==> flow/design.v <==
module PWM
#(
    parameter PWMWidth = 16
)
(
    input   wire                    CLK,
    input   wire                    nRST,
    output  wire                    OUT,
    input   wire    [PWMWidth-1:0]  PWMUpData,
    input   wire    [PWMWidth-1:0]  PWMConData
);
    reg     [PWMWidth-1:0]  PWMCount;
    always@( posedge CLK or negedge nRST ) begin
        if( !nRST )begin
            PWMCount    <=  0;
            end
        else if ( PWMCount >= PWMUpData )begin
            PWMCount    <=  0;
            end
        else begin
            PWMCount    <=  PWMCount + 1'b1;
            end
    end
    assign  OUT = ( PWMCount <= PWMConData ) ? 1'b1 : 1'b0;
endmodule
* From RTL to reports: PWM
The steps from the RTL of PWM to its reports follow in flow order. Line numbers count from 1 in the design file above. The mark -- stands for no value.
Set-up: top module PWM, clock input CLK, cell library sky130hd, timing corner tt_025C_1v80

* Word-level counts
Yosys after proc, flatten, opt, wreduce and memory -nomap, before mapping. Enables and synchronous resets that opt folds into registers are not counted as muxes. Memory bits, and registers merged into a memory's read port (data or address), are not among the register bits. Print and check cells are not counted. Equal cells are merged and count once.
Word-level totals: output and inout bits 1, register bits 16, elaborated cells 6
Operators by class: $add $sub $neg 1, $lt $le $gt $ge 2, mux-type cells 2
Operators with widths (count):
- 16-bit by 1-bit adder with 16-bit output (second input constant) | 1
- 16-bit >= comparator | 1
- 16-bit less-or-equal comparator | 1
- 16-bit 2-to-1 mux | 1
- 1-bit 2-to-1 mux | 1

* Logic depth
Longest topological path by Yosys (ltp), each cell counted once; first at word level (registers and memories cut), then after technology mapping (sequential cells cut; the memories' decode and read muxes count).
Logic depth: depth after elaboration 2, ABC_AREA 0, depth in mapped cells 8, gate-level depth less buffers 7

* After synthesis
Source: synth_stat.txt of the flow (Yosys; design flattened, memories mapped). It holds for the ABC_AREA given above (unset counts as 0); a run with the other value may have another netlist. Totals and module areas in this step are rounded.
Mapped netlist: flip-flop cells 16, sequential area 400 um2, buffer cells 1, mapped cells 183, synthesis area 1540 um2
Cell types:
- sky130_fd_sc_hd__ha_1 | count 33, area in all 412.896 um2
- sky130_fd_sc_hd__dfrtp_1 | count 16, area in all 400.384 um2
- sky130_fd_sc_hd__inv_1 | count 34, area in all 127.622 um2
- sky130_fd_sc_hd__xor2_1 | count 10, area in all 87.584 um2
- sky130_fd_sc_hd__nor2_1 | count 21, area in all 78.826 um2
- sky130_fd_sc_hd__a21oi_1 | count 14, area in all 70.067 um2
- sky130_fd_sc_hd__nand2_1 | count 12, area in all 45.043 um2
- sky130_fd_sc_hd__nand3_1 | count 8, area in all 40.038 um2
- sky130_fd_sc_hd__nand4_1 | count 6, area in all 37.536 um2
- sky130_fd_sc_hd__xnor2_1 | count 4, area in all 35.034 um2
- sky130_fd_sc_hd__o21ai_0 | count 5, area in all 25.024 um2
- sky130_fd_sc_hd__nor4_4 | count 1, area in all 21.27 um2
- sky130_fd_sc_hd__o31ai_4 | count 1, area in all 21.27 um2
- sky130_fd_sc_hd__and4_1 | count 2, area in all 17.517 um2
- sky130_fd_sc_hd__a211oi_1 | count 2, area in all 15.014 um2
- sky130_fd_sc_hd__nand4_2 | count 1, area in all 12.512 um2
- sky130_fd_sc_hd__nor2b_1 | count 2, area in all 12.512 um2
- sky130_fd_sc_hd__nor3b_2 | count 1, area in all 12.512 um2
Other cell types: 10; their cells: 10.

* Timing after synthesis
Path of least setup slack by OpenSTA after synthesis, without wires, with an ideal clock, recovery checks aside; 20% of the period is set as input and as output delay. Where synthesis merged equal registers, the netlist keeps one of their names.
Path post-synthesis: kind input port to output port, from input PWMConData[1], to output OUT, clock period 2.19 ns, delay of the path 1.060 ns, external input delay 0.438 ns, arrival time 1.498 ns, time at the first pin 0.438 ns, path buffers 0, data required time 1.752 ns, driving pins on the path 7, path slack 0.254 ns, synthesis period reached 1.936 ns
"delay of the path" is the arrival time less input delay plus setup time. At an output port there is no setup time. "driving pins on the path" counts driving pins, that of a launching flip-flop among them; a cell with two outputs on the path counts twice. "synthesis period reached" is the clock period less the worst setup slack; recovery checks do not enter. This is arithmetic on one report: input and output delays are still those of the set period (20% each). Between the ends stands the longest chain of elaborated cells between them, by number of cells; it is not shown to be the way that was timed. Of several equally long chains one is given. A line is the first line of the expression or statement that the cell stems from. Yosys adds cells for indexed reads and writes and turns some case tables into memories.
On the way, post-synthesis: path through sky130_fd_sc_hd__inv_1 > sky130_fd_sc_hd__ha_1 > sky130_fd_sc_hd__nor2b_1 > sky130_fd_sc_hd__o211ai_1 > sky130_fd_sc_hd__a21oi_1 > sky130_fd_sc_hd__o31ai_1 > sky130_fd_sc_hd__a22o_1, length of the longest elaborated chain 2, elaborated cells on any way between the ends 2, source lines of those cells 1
Ends and longest elaborated chain, post-synthesis:
- start: declaration | RTL line 10 | input   wire    [PWMWidth-1:0]  PWMConData
- 16-bit less-or-equal comparator | RTL line 24 | assign  OUT = ( PWMCount <= PWMConData ) ? 1'b1 : 1'b0;
- 1-bit 2-to-1 mux | RTL line 24
- end: declaration | RTL line 8 | output  wire                    OUT,

* Timing after layout
Path of least setup slack in the final report of flow run A (OpenROAD, finished layout, wires in). Where an end is a register, its clock arrival counts in the times.
Path after layout: kind input port to output port, from input PWMConData[9], to output OUT, data required time 2.73 ns, external input delay 0.68 ns, driving pins on the path 9, clock period 3.41 ns, time at the first pin 0.68 ns, arrival time 2.81 ns, path slack -0.08 ns, path buffers 2
Between the ends stands the longest chain of elaborated cells between them, by number of cells; it is not shown to be the way that was timed. Of several equally long chains one is given.
On the way, after layout: path through sky130_fd_sc_hd__clkdlybuf4s50_1 > sky130_fd_sc_hd__inv_1 > sky130_fd_sc_hd__ha_1 > sky130_fd_sc_hd__a21o_1 > sky130_fd_sc_hd__nand3_1 > sky130_fd_sc_hd__a21oi_1 > sky130_fd_sc_hd__a211oi_1 > sky130_fd_sc_hd__a22o_1 > sky130_fd_sc_hd__clkdlybuf4s50_1, length of the longest elaborated chain 2, elaborated cells on any way between the ends 2, source lines of those cells 1
Ends and longest elaborated chain, after layout:
- start: declaration | RTL line 10 | input   wire    [PWMWidth-1:0]  PWMConData
- 16-bit less-or-equal comparator | RTL line 24 | assign  OUT = ( PWMCount <= PWMConData ) ? 1'b1 : 1'b0;
- 1-bit 2-to-1 mux | RTL line 24
- end: declaration | RTL line 8 | output  wire                    OUT,

# Flow runs of PWM

Flow measurements of PWM on sky130hd: 2 stored runs with different settings, listed in no order. Input and output delays are each 20% of the period that was set; the output load is 0.01 pF.
"clock period achieved" = clock period - worst setup slack. The figure is calculated, with input and output delays left at 20% of the set period.
"time on the worst setup path" means the part of the period allowed to the worst setup path (the constraints hold back 20% at inputs and 20% at outputs) less its slack; where the path has registers, the arrival times of their clocks count too.
"power" is the tool's figure for a default switching activity; nothing was simulated.
Results are given in rounded form.

* Flow run A | settings: period_ns 3.41; CORE_UTILIZATION 69; SETUP_SLACK_MARGIN -0.19; PLACE_DENSITY 0.67; CORE_ASPECT_RATIO 0.78; CORE_MARGIN 5; GPL_TIMING_DRIVEN 1; CTS_CLUSTER_SIZE 43; MIN_ROUTING_LAYER met1; MAX_ROUTING_LAYER met5; CAP_MARGIN 20; SLEW_MARGIN 20 | results: die size 3290 um2; standard-cell area after routing 1940 um2; Yosys chip area after synthesis 1540 um2; time on the worst setup path 2.13 ns; critical path kind input port to output port; summed negative setup slack -0.083 ns; clock period achieved 3.493 ns; worst setup slack after layout -0.083 ns; final utilization 89.3 %; power 0.728 mW
* Flow run B | settings: period_ns 1.88; CORE_UTILIZATION 16; SETUP_SLACK_MARGIN -0.17; PLACE_DENSITY 0.8; CELL_PAD_IN_SITES_DETAIL_PLACEMENT 0; GPL_ROUTABILITY_DRIVEN 0; CTS_CLUSTER_DIAMETER 166; SLEW_MARGIN 20; MIN_ROUTING_LAYER met1; CAP_MARGIN 20; CORE_MARGIN 2 | results: die size 10500 um2; standard-cell area after routing 2490 um2; Yosys chip area after synthesis 1540 um2; time on the worst setup path 1.79 ns; critical path kind flip-flop to output port; summed negative setup slack -1.05 ns; clock period achieved 2.167 ns; worst setup slack after layout -0.287 ns; final utilization 26.8 %; power 1.63 mW
