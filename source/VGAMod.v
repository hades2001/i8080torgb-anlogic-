==> flow/design.v <==
module VGAMod
(
    input                   CLK,
    input                   nRST,
    input                   PixelClk,
    input                   FrameCtrl,
    output                  LCD_DE,
    output                  LCD_HSYNC,
    output                  LCD_VSYNC,
	output          [7:0]   LCD_B,
	output          [7:0]   LCD_G,
	output          [7:0]   LCD_R,
    output                  FIFO_RST,
    output                  FIFO_CLK,
    output                  FIFO_RE,
    input   wire            FIFO_Empty,
    input   wire    [15:0]  FIFO_Data
);
    reg         [15:0]  PixelCount;
    reg         [15:0]  LineCount;
    localparam      WidthPixel  = 16'd480;
    localparam      HightPixel  = 16'd272;
    localparam      H_BackPorch  =  16'd120;
    localparam      V_BackPorch  =  16'd10;     
    localparam      PixelForHS  =   WidthPixel + H_BackPorch + H_BackPorch ;
    localparam      LineForVS   =   HightPixel + V_BackPorch + V_BackPorch;
    localparam      FIFOReStart =   H_BackPorch - 1'b1;
    localparam      FIFOReEnd   =   WidthPixel + H_BackPorch + 1'b1;
    reg         FrameFlag;
    always @(  posedge PixelClk or negedge nRST  )begin
        if( !nRST ) begin
            LineCount       <=  16'b0;    
            PixelCount      <=  16'b0;
            end
        else if(  PixelCount  ==  PixelForHS ) begin
            PixelCount      <=  16'b0;
            LineCount       <=  LineCount + 1'b1;
            end
        else if(  LineCount  == LineForVS  ) begin
            LineCount       <=  16'b0;
            PixelCount      <=  16'b0;
            end
        else if( FrameFlag == 1'b1 )begin
            PixelCount      <=  PixelCount + 1'b1;
            end
    end
    always @(  posedge PixelClk or negedge nRST  )begin
        if( !nRST ) begin
            FrameFlag   <=  1'b0;
            end
        else if(  LineCount  == LineForVS  ) begin
            FrameFlag   <=  1'b0;
            end
        else if(( FrameFlag == 1'b0 )&&( FrameCtrl == 1'b1 ))begin
            FrameFlag   <=  1'b1;
            end
    end
    assign  LCD_HSYNC = (( PixelCount >= ( H_BackPorch - 16'd100 ))&&( PixelCount < (PixelForHS - 1))) ? 1'b0 : 1'b1;
    assign  LCD_VSYNC = (( LineCount  >= 0 )&&( LineCount  < V_BackPorch )) ? 1'b1 : 1'b0;
    assign  FIFO_RST  = (( PixelCount >= 0 )&&( PixelCount < 16'd10 )) ? 1'b1 : 1'b0;
    assign  LCD_DE = (  ( PixelCount >= H_BackPorch )&&
                        ( PixelCount <= PixelForHS ) &&
                        ( LineCount >= V_BackPorch ) &&
                        ( LineCount < LineForVS ))  ? 1'b1 : 1'b0;
    assign  FIFO_CLK = PixelClk;
    assign  FIFO_RE  = (( LineCount >= V_BackPorch )&&( LineCount < LineForVS )&&( PixelCount >= FIFOReStart )&&( PixelCount <= FIFOReEnd )&&( FIFO_Empty == 1'b0 )) ? 1'b1 : 1'b0;
    assign  LCD_R    = ( FIFO_Empty == 1'b0 ) ? {FIFO_Data[15:11], 3'b111 } : 8'b1111_1111;
    assign  LCD_G    = ( FIFO_Empty == 1'b0 ) ? {FIFO_Data[10:5] , 2'b11  } : 8'b0000_0000;
    assign  LCD_B    = ( FIFO_Empty == 1'b0 ) ? {FIFO_Data[4:0]  , 3'b111 } : 8'b0000_0000;
endmodule
* Step by step through the tools: VGAMod *
Tool output for the design above, in the order of the flow.
Lines are those of the file above, counted from 1.
The mark -- stands for no value.

design
  design top = VGAMod
  clock port = PixelClk
  cell library = sky130hd
  library corner = tt_025C_1v80

* Word level *
Source: Yosys, flattened and elaborated, memories not mapped. Widths are those after wreduce. Registers that Yosys merges into a memory's read port (data or address) are not register bits. Print and check cells do not count. Equal cells are merged and count once.

bit counts
  register bits = 33
  bits of input ports = 21
  elaborated cells = 50

operators by class
  add/sub/neg operators = 2
  order comparisons = 12
  equal/unequal tests = 2
  multiplexer cells = 15
  bitwise gates (word level) = 2
  reductions and logical operators = 14

operators by type and width
  kind                                                                 number
  two-way mux 16 bit                                                   5
  adder 16 x 1 -> 16 bit (second input constant)                       2
  greater-or-equal comparator 16 x 1 -> 1 bit (second input constant)  2
  <= comparator 16 x 10 -> 1 bit (second input constant)               2
  less-than comparator 16 x 4 -> 1 bit (second input constant)         2
  greater-or-equal comparator 16 x 7 -> 1 bit (second input constant)  2
  two-way mux 8 bit                                                    3
  less-than comparator 16 x 10 -> 1 bit (second input constant)        1
  equality test 16 x 10 -> 1 bit (second input constant)               1
  greater-or-equal comparator 16 x 4 -> 1 bit (second input constant)  1
  greater-or-equal comparator 16 x 5 -> 1 bit (second input constant)  1
  less-than comparator 16 x 9 -> 1 bit (second input constant)         1
  equality test 16 x 9 -> 1 bit (second input constant)                1
  logical AND 1 bit                                                    11
  two-way mux 1 bit                                                    7
  nonzero test 2 bit                                                   2
  nonzero test 3 bit                                                   1
  NOT 1 bit                                                            2

* Depth *
Longest topological path by Yosys (ltp), each cell counted once; first at word level (registers and memories cut), then after technology mapping (sequential cells cut; the memories' decode and read muxes count).

depth
  depth after elaboration = 6
  ABC_AREA = 0
  depth in mapped cells = 7
  gate-level depth less buffers = 6

* Netlist *
Source: synth_stat.txt of the flow (Yosys; design flattened, memories mapped). It holds for the ABC_AREA given above (unset counts as 0); a run with the other value may have another netlist.
Totals and module areas in this step are rounded.

cells by type
  cell                      number  area in all (um^2)
  sky130_fd_sc_hd__dfrtp_1  33      825.792
  sky130_fd_sc_hd__xor2_1   12      105.101
  sky130_fd_sc_hd__xnor2_1  11      96.342
  sky130_fd_sc_hd__ha_1     6       75.072
  sky130_fd_sc_hd__nor2_1   20      75.072
  sky130_fd_sc_hd__nor2b_1  12      75.072
  sky130_fd_sc_hd__nor3_1   14      70.067
  sky130_fd_sc_hd__buf_4    9       67.565
  sky130_fd_sc_hd__nand3_1  13      65.062
  sky130_fd_sc_hd__nand2_1  17      63.811
  sky130_fd_sc_hd__nand4_1  9       56.304
  sky130_fd_sc_hd__o21ai_0  9       45.043
  sky130_fd_sc_hd__inv_1    11      41.29
  sky130_fd_sc_hd__nor4_1   6       37.536
  sky130_fd_sc_hd__buf_2    7       35.034
  sky130_fd_sc_hd__or2_2    5       31.28
  sky130_fd_sc_hd__a21oi_1  6       30.029
  sky130_fd_sc_hd__o31ai_1  4       30.029

Not listed: further types 28, cells in them 48.

synthesis totals
  cells in the netlist = 252
  chip area (Yosys) = 2,206 um^2
  sequential area = 825.8 um^2
  mapped flip-flops = 33
  buffers = 25

module VGAMod, platform sky130hd, 2 stored runs of the flow under differing settings, order arbitrary. Input and output delays are each 20% of the period that was set; the output load is 0.01 pF.
A setting shown as - is not set for that run.

name                                flow run 1  flow run 2
period_ns                           1.72        1.54
CORE_UTILIZATION                    59          61
SETUP_SLACK_MARGIN                  0.47        -
PLACE_DENSITY_LB_ADDON              0.04        0.1
HOLD_SLACK_MARGIN                   0.22        -
CORE_MARGIN                         2           2
CELL_PAD_IN_SITES_GLOBAL_PLACEMENT  2           -
CTS_CLUSTER_DIAMETER                147         -
CAP_MARGIN                          5           0
SLEW_MARGIN                         20          20
CORE_ASPECT_RATIO                   -           1.17
CELL_PAD_IN_SITES_DETAIL_PLACEMENT  -           0
TNS_END_PERCENT                     -           60
ABC_AREA                            -           0
MIN_ROUTING_LAYER                   -           met1
MAX_ROUTING_LAYER                   -           met5

Flow run 1: not finished: placement ended with error FLW-0024
Flow run 2: not finished: clock tree synthesis ended with error DPL-0038
